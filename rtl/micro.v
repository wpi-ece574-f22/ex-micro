==> flow/design.v <==
module micro(input wire clk,
	     input wire        reset,
	     output wire [5:0] mem_addr,
	     output wire [7:0] mem_din,
	     output wire       mem_read,
	     output wire       mem_write,
	     input wire  [7:0] mem_dout);
   reg [7:0] 		       PC;
   reg [7:0] 		       MAR;
   reg [7:0] 		       ACC;
   reg [7:0] 		       MDR;
   reg [7:0] 		       TEMP;
   reg [7:0] 		       IR;
   wire [7:0] 		       PC_next;
   wire [7:0] 		       MAR_next;
   wire [7:0] 		       ACC_next;
   wire [7:0] 		       MDR_next;
   wire [7:0] 		       TEMP_next;
   wire [7:0] 		       IR_next;
   reg [5:0] 		       upc, upc_next;
   localparam 
     T0       = 6'h0,  T1        = 6'h1,  T2      = 6'h2,  T3 = 6'h3,
     T4load   = 6'h4,  T5load    = 6'h5,  T6load  = 6'h6,
     T4add    = 6'h14, T5add     = 6'h15, T6add   = 6'h16, T7add = 5'h17,
     T4store  = 6'h24, T5store   = 6'h25, T6store = 6'h26,
     T4branch = 6'h34, T5branch  = 6'h35;
   always @(posedge clk)
     begin
	if (reset)
	  begin
	     PC   <= 8'b0;
	     MAR  <= 8'b0;
	     ACC  <= 8'b0;
	     MDR  <= 8'b0;
	     TEMP <= 8'b0;
	     IR   <= 8'b0;
	     upc  <= 8'b1;	     
	  end
	else
	  begin
	     PC   <= PC_next;
	     MAR  <= MAR_next;
	     ACC  <= ACC_next;
	     MDR  <= MDR_next;
	     TEMP <= TEMP_next;
	     IR   <= IR_next;
	     upc  <= upc_next;	     
	  end
     end
   wire [7:0] CPUbus;
   reg       ctl_ACC_in;
   reg       ctl_ACC_out;
   reg       ctl_IR_in;
   reg       ctl_IR_out;
   reg       ctl_MAR_in;
   reg       ctl_MDR_in;
   reg       ctl_MDR_out;
   reg       ctl_PC_in;
   reg       ctl_PC_out;
   reg       ctl_PC_inc;
   reg       ctl_memread;
   reg       ctl_TEMP_out;
   reg       ctl_memwrite;
   reg       ctl_aluadd;
   assign PC_next = ctl_PC_in ? CPUbus :
		    ctl_PC_inc ? PC + 8'b1 :
		    PC;
   assign MAR_next = ctl_MAR_in ? CPUbus :
		     MAR;   
   assign ACC_next = ctl_ACC_in ? CPUbus :
		     ACC;
   assign MDR_next = ctl_MDR_in ? CPUbus :
		     ctl_memread ? mem_dout :
		     MDR;
   assign TEMP_next = ctl_aluadd ? MDR + CPUbus :
		      TEMP;
   assign IR_next   = ctl_IR_in ? CPUbus :
		      IR;
   assign CPUbus    = ctl_ACC_out  ? ACC :
		      ctl_IR_out   ? {2'b0,IR[5:0]} :
		      ctl_MDR_out  ? MDR :
		      ctl_PC_out   ? PC :
		      ctl_TEMP_out ? TEMP :
		      ctl_IR_out   ? IR :
		      8'b0;
   assign mem_addr = MAR[5:0];
   assign mem_din  = MDR;
   assign mem_write = ctl_memwrite;
   assign mem_read  = ctl_memread;
   always @(*)
     begin
	ctl_ACC_in   = 1'b0;
	ctl_ACC_out  = 1'b0;
	ctl_IR_in    = 1'b0;
	ctl_IR_out   = 1'b0;
	ctl_MAR_in   = 1'b0;
	ctl_MDR_in   = 1'b0;
	ctl_MDR_out  = 1'b0;
	ctl_PC_in    = 1'b0;
	ctl_PC_out   = 1'b0;
	ctl_PC_inc   = 1'b0;
	ctl_memread  = 1'b0;
	ctl_TEMP_out = 1'b0;
	ctl_memwrite = 1'b0;
	ctl_aluadd   = 1'b0;
	upc_next     = upc;
	case (upc)
	  T0:
	    begin
	       ctl_PC_out = 1'b1;
	       ctl_MAR_in = 1'b1;
	       upc_next   = T1;	       
	    end
	  T1:
	    begin
	       ctl_memread = 1'b1;
	       ctl_PC_inc  = 1'b1;
	       upc_next   = T2;	       
	    end
	  T2:
	    begin
	       ctl_MDR_out = 1'b1;
	       ctl_IR_in   = 1'b1;
	       upc_next    = T3;	       
	    end
	  T3:
	    begin
	       if (IR[7:6] == 2'b00)
		 upc_next = T4load;
	       else if (IR[7:6] == 2'b01)
		 upc_next = T4add;
	       else if (IR[7:6] == 2'b10)
		 upc_next = T4store;
	       else
		 upc_next = T4branch;	       
	    end 
	  T4load:
	    begin
	       ctl_IR_out = 1'b1;
	       ctl_MAR_in = 1'b1;
	       upc_next = T5load;
	    end
	  T5load:
	    begin
	       ctl_memread = 1'b1;
	       upc_next    = T6load;
	    end
	  T6load:
	    begin
	       ctl_MDR_out = 1'b1;
	       ctl_ACC_in  = 1'b1;
	       upc_next    = T0;
	    end
	  T4add:
	    begin
	       ctl_IR_out = 1'b1;
	       ctl_MAR_in = 1'b1;
	       upc_next = T5add;
	    end
	  T5add:
	    begin
	       ctl_memread = 1'b1;
	       upc_next    = T6add;
	    end
	  T6add:
	    begin
	       ctl_ACC_out = 1'b1;
	       ctl_aluadd  = 1'b1;
	       upc_next    = T7add;
	    end
	  T7add:
	    begin
	       ctl_TEMP_out = 1'b1;
	       ctl_ACC_in   = 1'b1;
	       upc_next     = T0;
	    end
	  T4store:
	    begin
	       ctl_IR_out  = 1'b1;
	       ctl_MAR_in  = 1'b1;
	       upc_next    = T5store;
	    end
	  T5store:
	    begin
	       ctl_ACC_out = 1'b1;
	       ctl_MDR_in  = 1'b1;
	       upc_next    = T6store;
	    end
	  T6store:
	    begin
	       ctl_memwrite = 1'b1;
	       upc_next     = T0;
	    end
	  T4branch:
	    begin
	       if (ACC == 8'b0)
		 begin
		    ctl_IR_out = 1'b1;
		    ctl_PC_in  = 1'b1;
		 end
	       upc_next = T5branch;
	    end
	  T5branch:
	    begin
	       upc_next = T0;
	    end
	  default:
	    begin
	       upc_next = T0;	       
	    end
	endcase
     end
endmodule
# Tool chain data of micro
# The steps from the RTL of micro to its reports follow in flow order.
# Line numbers count from 1 in the design file above.
# Operators: Yosys type, input widths -> output width; for muxes data width and select width s.
# Library cell names are shortened.
# The mark -- stands for no value.
[setup] top_module="micro" clk_port="clk" cell_library="sky130hd" lib_corner="tt_025C_1v80"

# Word level
# Yosys after proc, flatten, opt, wreduce and memory -nomap, before mapping. Memory bits, and registers merged into a memory's read port (data or address), are not among the register bits. Print and check cells are not counted. Equal cells are merged and count once.
[classes] muxes=28 n_reduce_logical=11 add_sub_neg=2 equal=16
[op_table] operator="$pmux 6 s12" count=1
[op_table] operator="$mux 8" count=9
[op_table] operator="$eq 6x5->1 const B" count=4
[op_table] operator="$eq 6x6->1 const B" count=4
[op_table] operator="$eq 6x3->1 const B" count=3
[op_table] operator="$mux 1" count=14
[op_table] operator="$eq 6x2->1 const B" count=2
[op_table] operator="$mux 6" count=2
[op_table] operator="$add 8x1->8 const B" count=1
[op_table] operator="$add 8x8->8" count=1
[op_table] operator="$logic_not 8->1" count=1
[op_table] operator="$reduce_or 2->1" count=3
[op_table] operator="$reduce_or 3->1" count=2
[op_table] operator="$eq 6x1->1 const B" count=1
[op_table] operator="$logic_not 6->1" count=1
[op_table] operator="$mux 5" count=1
[op_table] operator="$reduce_bool 2->1" count=2
[op_table] operator="$reduce_or 4->1" count=1
[op_table] operator="$eq 2x1->1 const B" count=1
[op_table] operator="$eq 2x2->1 const B" count=1
[op_table] operator="$logic_not 2->1" count=1
[op_table] operator="$pmux 1 s2" count=1
[word_totals] regBits=52 wordCells=64

# Depth
# Longest topological path by Yosys (ltp), each cell counted once; first at word level (registers and memories cut), then after technology mapping (sequential cells cut; the memories' decode and read muxes count).
[depth] depth_word=8 abc_area=0 mapped_depth=13 depth_no_buf=11

# Mapped cells and area
# Source: synth_stat.txt of the flow (Yosys; design flattened, memories mapped). It holds for the ABC_AREA given above (unset counts as 0); a run with the other value may have another netlist.
# Totals and module areas in this step are rounded.
[mapped] stdcells=374 ff_cells=62 sequential_area_um2=1240 synth_area_um2=3260
[types] cell_type="dfxtp_1" count=62 type_area_um2=1241.19
[types] cell_type="nor2_1" count=54 type_area_um2=202.694
[types] cell_type="mux2i_1" count=19 type_area_um2=190.182
[types] cell_type="a211oi_1" count=21 type_area_um2=157.651
[types] cell_type="ha_1" count=12 type_area_um2=150.144
[types] cell_type="nand3b_1" count=18 type_area_um2=135.13
[types] cell_type="nand2_1" count=31 type_area_um2=116.362
[types] cell_type="nor2b_1" count=13 type_area_um2=81.328
[types] cell_type="a2bb2oi_1" count=8 type_area_um2=70.067
[types] cell_type="xnor2_1" count=8 type_area_um2=70.067
[types] cell_type="a311oi_1" count=7 type_area_um2=61.309
[types] cell_type="a21oi_1" count=12 type_area_um2=60.058
[types] cell_type="nand3_1" count=11 type_area_um2=55.053
[types] cell_type="a22o_1" count=6 type_area_um2=52.55
[types] cell_type="clkbuf_1" count=13 type_area_um2=48.797
[types] cell_type="buf_2" count=9 type_area_um2=45.043
[types] cell_type="xor2_1" count=5 type_area_um2=43.792
[types] cell_type="o21ai_0" count=8 type_area_um2=40.038
# Other cell types: 28; their cells: 57.

# Timing after synthesis
# OpenSTA on the mapped netlist: ideal clock, no wires. The path of least setup slack (recovery checks aside). Input and output delay are each 20% of the period. Register names are those of the netlist, which keeps one name where synthesis merged equal registers.
[synth_timing] path_kind="reg2reg" startpoint="register upc" endpoint="register TEMP[6]" path_delay_ps=2737 t_arrival_ps=2642 t_first_pin_ps=0 t_required_ps=3455 path_stages=13 tclk_ps=3550 setup_ps=95 path_slack_ps=813 period_less_setup_slack_ps=2737
# "path_delay_ps" is the arrival time less input delay plus setup time.
# "path_stages" counts driving pins, that of a launching flip-flop among them; a cell with two outputs on the path counts twice.
# "period_less_setup_slack_ps" = period - worst setup slack (recovery checks aside). The figure is calculated, with input and output delays left at 20% of the set period.
# Where an end lacks its bit number, it is one bit of the signal, or one of the new flip-flops if synthesis recoded a state register.
[synth_via] path_cell_list="dfxtp_1 or3_4 a41oi_4 buf_6 nand3b_1 nand3_2 ha_1 fa_1 a21o_1 a21oi_1 a2bb2oi_1 nand4_1 o311ai_1"
[synth_lines] element="start: declaration" line_no=20 source="reg [5:0] upc, upc_next;"
[synth_lines] element="start: assignment" line_no=37 source="upc <= 8'b1;"
[synth_lines] element="start: assignment" line_no=47 source="upc <= upc_next;"
[synth_lines] element="end: assignment" line_no=35 source="TEMP <= 8'b0;"
[synth_lines] element="end: assignment" line_no=45 source="TEMP <= TEMP_next;"
[synth_lines] element="end: declaration" line_no=12 source="reg [7:0] TEMP;"
# Chain of elaborated cells between the ends: none given.

# Timing after layout
# Path of least setup slack in the final report of flow run 2 (OpenROAD, finished layout, wires in). Where an end is a register, its clock arrival counts in the times.
# The report prints the path's times to 10 ps; the period is as set.
[layout_timing] path_kind="reg2reg" startpoint="register upc" endpoint="register TEMP[7]" path_slack_ps=910 t_arrival_ps=3390 t_required_ps=4300 t_first_pin_ps=330 setup_ps=80 tclk_ps=4050 path_stages=12
# Where an end lacks its bit number, it is one bit of the signal, or one of the new flip-flops if synthesis recoded a state register.
[layout_via] path_cell_list="dfxtp_1 or3_4 a41oi_4 buf_4 nand3b_1 nand3_1 ha_1 nand3_1 o2111ai_1 o31ai_1 xnor2_1 a211oi_1"
[layout_lines] element="start: declaration" line_no=20 source="reg [5:0] upc, upc_next;"
[layout_lines] element="start: assignment" line_no=37 source="upc <= 8'b1;"
[layout_lines] element="start: assignment" line_no=47 source="upc <= upc_next;"
[layout_lines] element="end: assignment" line_no=35 source="TEMP <= 8'b0;"
[layout_lines] element="end: assignment" line_no=45 source="TEMP <= TEMP_next;"
[layout_lines] element="end: declaration" line_no=12 source="reg [7:0] TEMP;"
# Chain of elaborated cells between the ends: none given.

FLOW RESULTS
============

2 stored runs of micro in the flow (synthesis by Yosys, layout by OpenROAD, sky130hd cells), in arbitrary order. Constraints: input delay and output delay 20% of the set period each, output load 0.01 pF.
"timing.achieved_period_ps" = clock period - worst setup slack. The figure is calculated, with input and output delays left at 20% of the set period.
By "worst_path_ps" is meant the share of the clock period that the worst setup path is allowed (20% is reserved at inputs, 20% at outputs), minus its slack. Clock arrival times at its registers enter into it.
By "fin_power_mw" is meant OpenSTA's value without simulated activity: inputs other than the clock are taken to toggle once in ten clock periods, and the tool carries that through the logic.
"worst_path_ps" is given in steps of 10 ps.
Measured values are rounded.

[flow] flow run 1: files
==> flow/run.sh <==
#!/bin/bash
# the make line also repeats the synthesis and layout settings of config.mk as NAME=value (left out here)
make -C /OpenROAD-flow-scripts/flow DESIGN_CONFIG=/design/flow/config.mk WORK_HOME=/design/flow/orfs CLKGATE_MAP_FILE= finish
==> flow/config.mk <==
export PLATFORM = sky130hd
export DESIGN_NAME = micro
export DESIGN_NICKNAME = micro
export VERILOG_FILES = /design/flow/design.v
export SDC_FILE = /design/flow/constraint.sdc
export NUM_CORES = 4
export LEC_CHECK = 0
export ABC_AREA = 1
export CAP_MARGIN = 20
export CELL_PAD_IN_SITES_DETAIL_PLACEMENT = 2
export CORE_MARGIN = 2
export CORE_UTILIZATION = 45
export GPL_ROUTABILITY_DRIVEN = 1
export MAX_ROUTING_LAYER = met5
export MIN_ROUTING_LAYER = met1
export PLACE_DENSITY_LB_ADDON = 0.01
export SETUP_SLACK_MARGIN = 0.22
export SLEW_MARGIN = 20
export TNS_END_PERCENT = 15
==> flow/constraint.sdc <==
create_clock -name core_clock -period 3.22 [get_ports {clk}]
set_input_delay 0.6440 -clock core_clock [delete_from_list [all_inputs] [get_ports {clk}]]
set_output_delay 0.6440 -clock core_clock [all_outputs]
set_load 0.01 [all_outputs]

[flow] flow run 1: unfinished; error DPL-0033 in clock tree synthesis

[flow] flow run 2: files
==> flow/run.sh <==
#!/bin/bash
# the make line also repeats the synthesis and layout settings of config.mk as NAME=value (left out here)
make -C /OpenROAD-flow-scripts/flow DESIGN_CONFIG=/design/flow/config.mk WORK_HOME=/design/flow/orfs CLKGATE_MAP_FILE= finish
==> flow/config.mk <==
export PLATFORM = sky130hd
export DESIGN_NAME = micro
export DESIGN_NICKNAME = micro
export VERILOG_FILES = /design/flow/design.v
export SDC_FILE = /design/flow/constraint.sdc
export NUM_CORES = 4
export LEC_CHECK = 0
export CAP_MARGIN = 20
export CORE_ASPECT_RATIO = 0.6
export CORE_MARGIN = 5
export CORE_UTILIZATION = 32
export CTS_CLUSTER_DIAMETER = 47
export GPL_TIMING_DRIVEN = 1
export PLACE_DENSITY_LB_ADDON = 0.23
export SLEW_MARGIN = 10
export TNS_END_PERCENT = 70
==> flow/constraint.sdc <==
create_clock -name core_clock -period 4.05 [get_ports {clk}]
set_input_delay 0.8100 -clock core_clock [delete_from_list [all_inputs] [get_ports {clk}]]
set_output_delay 0.8100 -clock core_clock [all_outputs]
set_load 0.01 [all_outputs]

[flow] flow run 2: metrics
[metrics] yosys_chip_area_um2 = 3260
[metrics] dieArea_um2 = 12400
[metrics] finish.stdcell_area_um2 = 3850
[metrics] finalUtil_pct = 38.9
[metrics] final_setup_ws_ps = 912
[metrics] final_setup_tns_ps = 0
[metrics] timing.hold.ws_ps = 448
[metrics] fin_power_mw = 1.53
[metrics] timing.achieved_period_ps = 3138
[metrics] worst_path_ps = 3140
[metrics] critical_path_kind = reg2reg
